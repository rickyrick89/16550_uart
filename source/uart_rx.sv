==> flow/design.v <==
module uart_rx (
    input  logic        clk,
    input  logic        rst,
    input  logic        rxd,
    input  logic        sample_tick,
    input  logic        stop_bits,
    input  logic        parity_en,
    input  logic        parity_even,
    input  logic [3:0]  data_bits,
    input  logic        enable,
    output logic        enable_sample,
    output logic        data_ready,
    output logic [7:0]  data_out,
    output logic        parity_err,
    output logic        framing_err
);
    typedef enum logic [2:0] {
        IDLE, START, DATA, PARITY, STOP
    } rx_state_t;
    rx_state_t state, next_state;
    logic [3:0] bit_count;
    logic [3:0] sample_count;
    logic [7:0] shift_reg;
    logic       sampled_parity;
    logic       parity_bit;
    logic       stop_sampled;
    logic       stop_phase;
    always_ff @(posedge clk or posedge rst) begin
        if (rst)
            enable_sample <= 0;
        else if (state == IDLE && !rxd)
            enable_sample <= 1;
        else if (state == STOP && next_state == IDLE)
            enable_sample <= 0;
    end
    always_ff @(posedge clk)
        state <= next_state;
    always_ff @(posedge clk or posedge rst) begin
        if (rst) begin
            next_state      <= IDLE;
            bit_count       <= 0;
            sample_count    <= 0;
            shift_reg       <= 0;
            data_ready      <= 0;
            parity_err      <= 0;
            framing_err     <= 0;
            stop_sampled    <= 0;
            stop_phase      <= 0;
            data_out        <= 0;
            parity_bit      <= 0;
            sampled_parity  <= 0;
        end else if (sample_tick) begin
            case (state)
                IDLE: begin
                    bit_count     <= 0;
                    sample_count  <= 0;
                    if (enable_sample)
                        next_state <= START;
                    else
                        next_state <= IDLE;
                end
                START: begin
                    if (sample_count == 7) begin
                        if (!rxd) begin
                            sample_count <= 0;
                            next_state <= DATA;
                        end else begin
                            next_state <= IDLE;
                        end
                    end else begin
                        sample_count <= sample_count + 1;
                        next_state <= START;
                    end
                end
                DATA: begin
                    if (sample_count == 15) begin
                        shift_reg <= {rxd, shift_reg[7:1]};
                        sample_count <= 0;
                        bit_count <= bit_count + 1;
                        if (bit_count == data_bits - 1)
                            next_state <= (parity_en ? PARITY : STOP);
                        else
                            next_state <= DATA;
                    end else begin
                        sample_count <= sample_count + 1;
                        next_state <= DATA;
                    end
                end
                PARITY: begin
                    if (sample_count == 15) begin
                        sampled_parity <= rxd;
                        sample_count <= 0;
                        next_state <= STOP;
                    end else begin
                        sample_count <= sample_count + 1;
                        next_state <= PARITY;
                    end
                end
                STOP: begin
                    if (sample_count == 15) begin
                        sample_count <= 0;
                        stop_sampled <= rxd;
                        stop_phase <= ~stop_phase;
                        if ((stop_bits && stop_phase == 1) || !stop_bits) begin
                            data_out <= shift_reg;
                            if (stop_bits)
                                framing_err <= ~(stop_sampled & rxd);
                            else
                                framing_err <= ~rxd;
                            if (parity_en) begin
                                parity_bit = 0;
                                for (int i = 0; i < 8; i++) begin
                                    if (i < data_bits)
                                        parity_bit ^= shift_reg[i];
                                end
                                if (!parity_even)
                                    parity_bit = ~parity_bit;
                                parity_err <= (sampled_parity !== parity_bit);
                            end else begin
                                parity_err <= 0;
                            end
                            data_ready   <= 1;
                            next_state   <= IDLE;
                            stop_phase   <= 0;
                            stop_sampled <= 0;
                        end else begin
                            next_state <= STOP;
                        end
                    end else begin
                        sample_count <= sample_count + 1;
                        next_state <= STOP;
                    end
                end
            endcase
        end else begin
            data_ready <= 0;
        end
    end
endmodule
From RTL to reports: uart_rx
Tool output for the design above, in the order of the flow.
Lines are those of the file above, counted from 1.
Operators: Yosys type, input widths -> output width; for muxes data width and select width s.
Library cell names are shortened.
{"block": "design", "top_module": "uart_rx", "clock_port": "clk", "cell_library": "sky130hd", "lib_corner": "tt_025C_1v80"}

After elaboration
Counts by Yosys on the flattened word-level netlist (proc, flatten, opt, wreduce; memories kept). Register bits leave out memories and registers merged into their read ports (data or address). Print and check cells are left out. Cells with the same type and inputs are merged into one.
{"block": "bits", "latch_bits": 0, "reg_bits": 37, "ram_bits": 0, "n_memories": 0, "output_inout_bits": 12, "clocked_rd_ports_x_width": 0, "rom_bits": 0, "elab_cells": 149, "input_bits": 12}
{"block": "op_classes", "n_reduce_logical": 20, "multipliers": 0, "n_eq": 13, "n_logic": 12, "shift": 0, "n_cmp": 8, "n_div": 0, "muxes": 80, "n_addsub": 3}
{"block": "op_table", "cell": "$mux 1", "n": 65}
{"block": "op_table", "cell": "$eq 4x32->1", "n": 1}
{"block": "op_table", "cell": "$reduce_and 3->1", "n": 6}
{"block": "op_table", "cell": "$mux 3", "n": 6}
{"block": "op_table", "cell": "$lt 3x4->1 const A", "n": 4}
{"block": "op_table", "cell": "$mux 4", "n": 4}
{"block": "op_table", "cell": "$pmux 3 s5", "n": 1}
{"block": "op_table", "cell": "$pmux 4 s3", "n": 1}
{"block": "op_table", "cell": "$lt 1x4->1 const A", "n": 2}
{"block": "op_table", "cell": "$lt 2x4->1 const A", "n": 2}
{"block": "op_table", "cell": "$add 4x1->4 const B", "n": 2}
{"block": "op_table", "cell": "$pmux 4 s2", "n": 1}
{"block": "op_table", "cell": "$xor 1x1->1", "n": 7}
{"block": "op_table", "cell": "$ne 2x1->1 const B", "n": 3}
{"block": "op_table", "cell": "$eq 3x2->1 const B", "n": 2}
{"block": "op_table", "cell": "$logic_not 3->1", "n": 2}
{"block": "op_table", "cell": "$sub 4x1->5 const B", "n": 1}
{"block": "op_table", "cell": "$reduce_bool 5->1", "n": 1}
{"block": "op_table", "cell": "$not 1->1", "n": 4}
{"block": "op_table", "cell": "$reduce_bool 2->1", "n": 2}
{"block": "op_table", "cell": "$eq 4x3->1 const B", "n": 1}
{"block": "op_table", "cell": "$eq 4x4->1 const B", "n": 1}
{"block": "op_table", "cell": "$reduce_and 4->1", "n": 1}
{"block": "op_table", "cell": "$mux 2", "n": 2}
{"block": "op_table", "cell": "$logic_and 1x1->1", "n": 3}
{"block": "op_table", "cell": "$eq 3x1->1 const B", "n": 1}
{"block": "op_table", "cell": "$eq 3x3->1 const B", "n": 1}
{"block": "op_table", "cell": "$ne 3x3->1 const B", "n": 1}
Other operator kinds: 7; their cells: 8.

Depth
Longest topological path by Yosys (ltp), each cell counted once; first at word level (registers and memories cut), then after technology mapping (sequential cells cut; the memories' decode and read muxes count).
{"block": "logic_depth", "depth_word": 65, "abc_area": 1, "mapped_depth": 16}

Synthesis result
Source: synth_stat.txt of the flow (Yosys; design flattened, memories mapped). It holds for the ABC_AREA given above (unset counts as 0); a run with the other value may have another netlist.
{"block": "by_type", "cell": "dfrtp_1", "n": 34, "type_area_um2": 850.816}
{"block": "by_type", "cell": "nand2_1", "n": 75, "type_area_um2": 281.52}
{"block": "by_type", "cell": "inv_1", "n": 37, "type_area_um2": 138.883}
{"block": "by_type", "cell": "o21ai_0", "n": 20, "type_area_um2": 100.096}
{"block": "by_type", "cell": "nand3_1", "n": 15, "type_area_um2": 75.072}
{"block": "by_type", "cell": "nor2_1", "n": 19, "type_area_um2": 71.318}
{"block": "by_type", "cell": "ha_1", "n": 5, "type_area_um2": 62.56}
{"block": "by_type", "cell": "a21oi_1", "n": 12, "type_area_um2": 60.058}
{"block": "by_type", "cell": "dfxtp_1", "n": 3, "type_area_um2": 60.058}
{"block": "by_type", "cell": "nor2_4", "n": 3, "type_area_um2": 33.782}
{"block": "by_type", "cell": "nand4_1", "n": 5, "type_area_um2": 31.28}
{"block": "by_type", "cell": "nor2_2", "n": 5, "type_area_um2": 31.28}
{"block": "by_type", "cell": "xor2_1", "n": 3, "type_area_um2": 26.275}
{"block": "by_type", "cell": "buf_6", "n": 2, "type_area_um2": 22.522}
{"block": "by_type", "cell": "nor2_8", "n": 1, "type_area_um2": 20.019}
{"block": "by_type", "cell": "a22o_1", "n": 2, "type_area_um2": 17.517}
{"block": "by_type", "cell": "xnor2_1", "n": 2, "type_area_um2": 17.517}
{"block": "by_type", "cell": "a21oi_4", "n": 1, "type_area_um2": 16.266}
Not listed: further types 12, cells in them 21.
{"block": "mapped", "mapped_area_um2": 2040.7, "n_buf": 3, "ff_cells": 37, "mapped_cells": 265}

Path before layout
Source: OpenSTA report_checks on the synthesized netlist (no wires, ideal clock, input and output delay 20% of the period each), path of least setup slack; recovery checks are left aside. Register names are those of the netlist, which keeps one name where synthesis merged equal registers.
{"block": "synth_timing", "path_kind": "input to register", "startpoint": "in data_bits[1]", "endpoint": "reg parity_err", "tclk_ns": 2.46, "required_time_ns": 2.343, "path_slack_ns": 0.839, "delay_ns": 1.128, "path_stages": 16, "input_delay_ns": 0.492, "path_buffers": 0, "arrival_ns": 1.503, "period_less_setup_slack_ns": 1.621}
"delay_ns" = arrival - input delay + setup time.
"path_stages" counts driving pins, that of a launching flip-flop among them; a cell with two outputs on the path counts twice.
"period_less_setup_slack_ns" = period - worst setup slack (recovery checks aside). The figure is calculated, with input and output delays left at 20% of the set period.
Between the ends stands the longest chain of elaborated cells between them, by number of cells; it is not shown to be the way that was timed. Of several equally long chains one is given.
Each line given opens the expression or statement behind the cell; cells for indexed reads and writes are added by Yosys, which also makes memories of some case tables.
A register here has more assigning lines than the two given.
{"block": "synth_via", "path_cell_list": "inv_1 ha_1 inv_1 nand2_1 nand2_1 nand2_1 nand2_1 nand2_1 nand2_1 inv_1 nor2_1 nand2_1 nand2_1 nand2_1 nand3_1 nand2_1", "elab_chain_cells": 65, "cells_between": 72, "lines_between": 10, "cone_classes": "8 x compare; 1 x eq/ne; 55 x mux; 8 x logic"}
{"block": "synth_rtl", "element": "start: declaration", "line": 9, "text": "input  logic [3:0]  data_bits,"}
{"block": "synth_rtl", "element": "$lt 1x4->1", "line": 113, "text": "if (i < data_bits)"}
{"block": "synth_rtl", "element": "$mux 1", "line": 113}
{"block": "synth_rtl", "element": "$mux 1", "line": 110, "text": "if (parity_en) begin"}
{"block": "synth_rtl", "element": "$mux 1", "line": 104, "text": "if ((stop_bits && stop_phase == 1) || !stop_bits) begin"}
{"block": "synth_rtl", "element": "$mux 1", "line": 100, "text": "if (sample_count == 15) begin"}
{"block": "synth_rtl", "element": "$mux 1", "line": 53, "text": "case (state)"}
{"block": "synth_rtl", "element": "$mux 1", "line": 52, "text": "end else if (sample_tick) begin"}
{"block": "synth_rtl", "element": "(+51 left out)"}
{"block": "synth_rtl", "element": "$mux 1", "line": 110}
{"block": "synth_rtl", "element": "$mux 1", "line": 104}
{"block": "synth_rtl", "element": "$mux 1", "line": 100}
{"block": "synth_rtl", "element": "$mux 1", "line": 53}
{"block": "synth_rtl", "element": "$mux 1", "line": 52}
{"block": "synth_rtl", "element": "$nex 1x1->1", "line": 118, "text": "parity_err <= (sampled_parity !== parity_bit);"}
{"block": "synth_rtl", "element": "$mux 1", "line": 110}
{"block": "synth_rtl", "element": "end: assignment", "line": 118}
{"block": "synth_rtl", "element": "end: assignment", "line": 120, "text": "parity_err <= 0;"}
{"block": "synth_rtl", "element": "end: declaration", "line": 14, "text": "output logic        parity_err,"}

Wiki page: uart_rx / flow data

uart_rx through Yosys and OpenROAD on sky130hd: 2 stored runs, unordered, with their settings. The constraints put input and output delay at 20% of the set period each and load the outputs with 0.01 pF.

{"run": "run A", "settings": { "period_ns": 3.34, "CORE_UTILIZATION": 61, "SETUP_SLACK_MARGIN": 0.22, "CORE_MARGIN": 4, "CELL_PAD_IN_SITES_GLOBAL_PLACEMENT": 1, "ABC_AREA": 1, "GPL_TIMING_DRIVEN": 1, "CAP_MARGIN": 30, "MAX_ROUTING_LAYER": "met4", "SLEW_MARGIN": 20 }, "outcome": "stopped before the end: placement reported GPL-0301"}
{"run": "run B", "settings": { "period_ns": 2.11, "CORE_UTILIZATION": 59, "PLACE_DENSITY": 0.51, "CORE_ASPECT_RATIO": 1.1, "CELL_PAD_IN_SITES_GLOBAL_PLACEMENT": 1, "CELL_PAD_IN_SITES_DETAIL_PLACEMENT": 0, "ABC_AREA": 1, "GPL_TIMING_DRIVEN": 1, "GPL_ROUTABILITY_DRIVEN": 1, "CAP_MARGIN": 0, "MIN_ROUTING_LAYER": "met2", "MAX_ROUTING_LAYER": "met5", "CORE_MARGIN": 2, "SLEW_MARGIN": 20 }, "outcome": "stopped before the end: placement reported GPL-0301"}
