==> flow/design.v <==
module uart_tx (
    input  logic        clk,
    input  logic        rst,
    input  logic [7:0]  tx_data,
    input  logic        tx_start,     
    output logic        tx_busy,
    input  logic [3:0]  data_bits,    
    input  logic        parity_en,
    input  logic        parity_even,
    input  logic [1:0]  stop_bits,    
    input  logic        tick,
    output logic        txd,
    output logic        enable_baud
);
    typedef enum logic [2:0] {
        IDLE, START, DATA, PARITY, STOP
    } tx_state_t;
    tx_state_t state;
    logic [7:0] shift_reg;
    logic [3:0] bit_cnt;
    logic       parity_bit;
    logic       stop_phase;
    logic       tx_pending;
    logic       tx_active;
    assign txd =
        (state == START)  ? 1'b0 :
        (state == DATA)   ? shift_reg[0] :
        (state == PARITY) ? parity_bit :
                            1'b1;
    assign tx_busy = tx_active || tx_pending;
    assign enable_baud = tx_busy;
    always_ff @(posedge clk or posedge rst) begin
        if (rst) begin
            state       <= IDLE;
            shift_reg   <= 8'd0;
            bit_cnt     <= 0;
            parity_bit  <= 0;
            stop_phase  <= 0;
            tx_pending  <= 0;
            tx_active   <= 0;
        end else begin
            if (!tx_active && tx_start)
                tx_pending <= 1;
            if (tick) begin
                case (state)
                    IDLE: begin
                        if (tx_pending) begin
                            shift_reg  <= tx_data;
                            bit_cnt    <= 0;
                            parity_bit <= ^tx_data;
                            if (!parity_even) parity_bit <= ~parity_bit;
                            stop_phase <= 0;
                            tx_active  <= 1;
                            tx_pending <= 0;
                            state      <= START;
                        end
                    end
                    START: begin
                        state <= DATA;
                    end
                    DATA: begin
                        shift_reg <= {1'b0, shift_reg[7:1]};
                        bit_cnt <= bit_cnt + 1;
                        if (bit_cnt == data_bits - 1)
                            state <= (parity_en ? PARITY : STOP);
                    end
                    PARITY: begin
                        state <= STOP;
                    end
                    STOP: begin
                        if (stop_bits == 2'd2 && !stop_phase) begin
                            stop_phase <= 1;
                        end else begin
                            stop_phase <= 0;
                            tx_active  <= 0;
                            state      <= IDLE;
                        end
                    end
                endcase
            end
        end
    end
endmodule
---- Tool chain data of uart_tx ----
What the tools print for uart_tx, step after step.
Line numbers count from 1 in the design file above.
Operators carry their Yosys type and port widths (W data, S select, Z words).
Not given: n/a
inputs
  top ..................................... uart_tx
  clock port .............................. clk
  cell library ............................ sky130hd
  library corner .......................... tt_025C_1v80

---- Elaborated design ----
Counts by Yosys on the flattened word-level netlist (proc, flatten, opt, wreduce; memories kept). Register bits leave out memories and registers merged into their read ports (data or address). Print and check cells are left out. Cells with the same type and inputs are merged into one.
operators by class
  reduce/logical cells .................... 15
  eq/ne operators ......................... 9
  bitwise logic cells ..................... 1
  multiplexer cells ....................... 23
  $add $sub $neg .......................... 2
operators with widths
  kind                   number
  $eq A4 B32 Y1          1
  $pmux W8 S2            1
  $pmux W3 S5            1
  $mux W1                12
  $mux W3                4
  $reduce_and A3 Y1      3
  $reduce_xor A8 Y1      1
  $pmux W4 S2            1
  $mux W8                1
  $ne A2 B2 Y1 const B   3
  $eq A3 B2 Y1 const B   2
  $sub A4 B1 Y5 const B  1
  $reduce_and A5 Y1      1
  $reduce_bool A5 Y1     1
  $reduce_bool A2 Y1     2
  $add A4 B1 Y4 const B  1
  $reduce_and A4 Y1      1
  $mux W4                1
  $pmux W1 S2            2
  $eq A3 B1 Y1 const B   1
  $eq A3 B3 Y1 const B   1
  $logic_not A3 Y1       1
  $logic_and A1 B1 Y1    2
  $logic_not A1 Y1       2
  $eq A2 B2 Y1 const B   1
  $logic_or A1 B1 Y1     1
  $not A1 Y1             1
bit counts
  output and inout bits ................... 3
  cells after elaboration ................. 57
  register bits ........................... 19

---- Longest topological paths ----
Depth = most cells in a row (Yosys ltp): at word level without a register or memory, in the mapped netlist without a sequential cell, where the memories' decode and read muxes count.
depth
  depth in word-level cells ............... 6
  ABC_AREA ................................ 0
  gate-level depth with buffers ........... 6
  mapped depth without buffers ............ 6

---- Synthesis result ----
Yosys stat after the flow's synthesis: flattened, memories mapped to cells. It holds for the ABC_AREA given above (unset counts as 0); a run with the other value may have another netlist.
Totals and module areas in this step are rounded.
cell types
  cell                       number  total area (µm²)
  sky130_fd_sc_hd__dfrtp_1   20      500.48
  sky130_fd_sc_hd__xnor2_1   13      113.859
  sky130_fd_sc_hd__mux2i_1   8       80.077
  sky130_fd_sc_hd__nand2_1   15      56.304
  sky130_fd_sc_hd__o21ai_1   11      55.053
  sky130_fd_sc_hd__a32o_1    3       30.029
  sky130_fd_sc_hd__inv_1     8       30.029
  sky130_fd_sc_hd__a22o_1    3       26.275
  sky130_fd_sc_hd__dfstp_2   1       26.275
  sky130_fd_sc_hd__ha_1      2       25.024
  sky130_fd_sc_hd__nor2_1    5       18.768
  sky130_fd_sc_hd__a21oi_1   3       15.014
  sky130_fd_sc_hd__a22oi_1   2       15.014
  sky130_fd_sc_hd__buf_4     2       15.014
  sky130_fd_sc_hd__nor3_1    3       15.014
  sky130_fd_sc_hd__o21ai_0   3       15.014
  sky130_fd_sc_hd__o211ai_2  1       12.512
  sky130_fd_sc_hd__a2111o_1  1       11.261
Not listed: further types 14, cells in them 16.
synthesis totals
  buffers ................................. 5
  cell area after synthesis ............... 0.0012 mm²
  flip-flops .............................. 21
  area of sequential cells ................ 0.00053 mm²
  mapped cells ............................ 120

---- Timing after synthesis ----
Path of least setup slack by OpenSTA after synthesis, without wires, with an ideal clock, recovery checks aside; 20% of the period is set as input and as output delay. Where synthesis merged equal registers, the netlist keeps one of their names.
timing path post-synthesis
  kind .................................... input to register
  start ................................... input port data_bits[0]
  end ..................................... register state
  arrival ................................. 1.712 ns
  launch time at the first pin ............ 0.360 ns
  required time ........................... 1.720 ns
  input delay ............................. 0.360 ns
  slack ................................... 0.008 ns
  setup time .............................. 0.080 ns
  buffers on the path ..................... 0
  period .................................. 1.8 ns
  delay of the path ....................... 1.432 ns
  driving pins on the path ................ 6
  period reached after synthesis .......... 1.792 ns
"delay of the path" = arrival - input delay + setup time.
"driving pins on the path" counts driving pins, that of a launching flip-flop among them; a cell with two outputs on the path counts twice.
"period reached after synthesis" = period - worst setup slack (recovery checks aside). The figure is calculated, with input and output delays left at 20% of the set period.
An end named without its bit number is one bit of that signal or, where synthesis recoded a state register, one of its new flip-flops.
At most two assigning lines are given for a register; there are more.
between the ends, post-synthesis
  path through ............................ sky130_fd_sc_hd__inv_1 > sky130_fd_sc_hd__ha_1 > sky130_fd_sc_hd__xnor2_1 > sky130_fd_sc_hd__a2111o_1 > sky130_fd_sc_hd__or4_1 > sky130_fd_sc_hd__o211ai_2
ends and longest elaborated chain, post-synthesis
  element          line  source
  start, declared  7     input  logic [3:0]  data_bits,
  end, assigned    34    state       <= IDLE;
  end, assigned    65    state <= (parity_en ? PARITY : STOP);
  end, declared    18    tx_state_t state;
No chain of elaborated cells between the ends is given.

---- Worst path after layout ----
Path of least setup slack in the final report of run 1 (OpenROAD, finished layout, wires in). Where an end is a register, its clock arrival counts in the times.
timing path after layout
  kind .................................... register to output
  start ................................... register tx_active
  end ..................................... output port tx_busy
  slack ................................... 0.07 ns
  arrival ................................. 1.37 ns
  required time ........................... 1.44 ns
  output delay ............................ 0.36 ns
  period .................................. 1.8 ns
  buffers on the path ..................... 1
  driving pins on the path ................ 4
  launch time at the first pin ............ 0.30 ns
The rows between start and end are the longest chain of elaborated cells between them; the timing report does not say that the signal goes this way. Where chains are equally long, one stands for them.
A line is the first line of the expression or statement that the cell stems from. Yosys adds cells for indexed reads and writes and turns some case tables into memories.
At most two assigning lines are given for a register; there are more.
between the ends, after layout
  path through ............................ sky130_fd_sc_hd__dfrtp_1 > sky130_fd_sc_hd__inv_1 > sky130_fd_sc_hd__nand2_1 > sky130_fd_sc_hd__clkdlybuf4s50_1
  length of the longest elaborated chain .. 1
  elaborated cells on any way between the ends .. 1
  source lines of those cells ............. 1
  those cells by class .................... reduce/logical: 1
ends and longest elaborated chain, after layout
  element             line  source
  start, declared     24    logic       tx_active;
  start, assigned     40    tx_active   <= 0;
  start, assigned     53    tx_active  <= 1;
  $logic_or A1 B1 Y1  30    assign tx_busy = tx_active || tx_pending;
  end, declared       6     output logic        tx_busy,

==> runs of uart_tx <==
Module uart_tx, platform sky130hd: 2 stored runs of the flow (Yosys, OpenROAD) with differing settings, in no particular order. Input and output delays are each 20% of the period that was set; the output load is 0.01 pF.
By "achieved period" is meant the clock period of the run minus its worst setup slack. This is arithmetic on one report: input and output delays are still those of the set period (20% each).
"worst path time": the worst setup path's part of the clock period (all of it between registers, 20% less for each end at a port) less its slack. A launch clock that arrives late makes it longer, a capture clock that arrives late makes it shorter.
Measured values are rounded.

---- run 1 ----
settings
  period_ns = 1.8
  CORE_UTILIZATION = 56
  CAP_MARGIN = 20
  CORE_MARGIN = 2
  SLEW_MARGIN = 20
results
  mapped cell area after synthesis ........ 0.0012 mm²
  achieved period ......................... 1.733 ns
  final design utilization ................ 77%
  sum of negative setup slack ............. 0.000 ns
  total die area .......................... 0.0025 mm²
  worst path time ......................... 1.37 ns
  kind of the worst setup path ............ register to output
  worst setup slack after layout .......... 0.067 ns

---- run 2 ----
settings
  period_ns = 2.92
  CORE_UTILIZATION = 68
  PLACE_DENSITY_LB_ADDON = 0.04
  ABC_AREA = 0
  GPL_TIMING_DRIVEN = 1
  GPL_ROUTABILITY_DRIVEN = 1
  CAP_MARGIN = 25
  SLEW_MARGIN = 40
  CORE_MARGIN = 2
results
  mapped cell area after synthesis ........ 0.0012 mm²
  achieved period ......................... 2.312 ns
  final design utilization ................ 91%
  sum of negative setup slack ............. 0.000 ns
  total die area .......................... 0.0021 mm²
  worst path time ......................... 1.73 ns
  kind of the worst setup path ............ input to register
  worst setup slack after layout .......... 0.61 ns
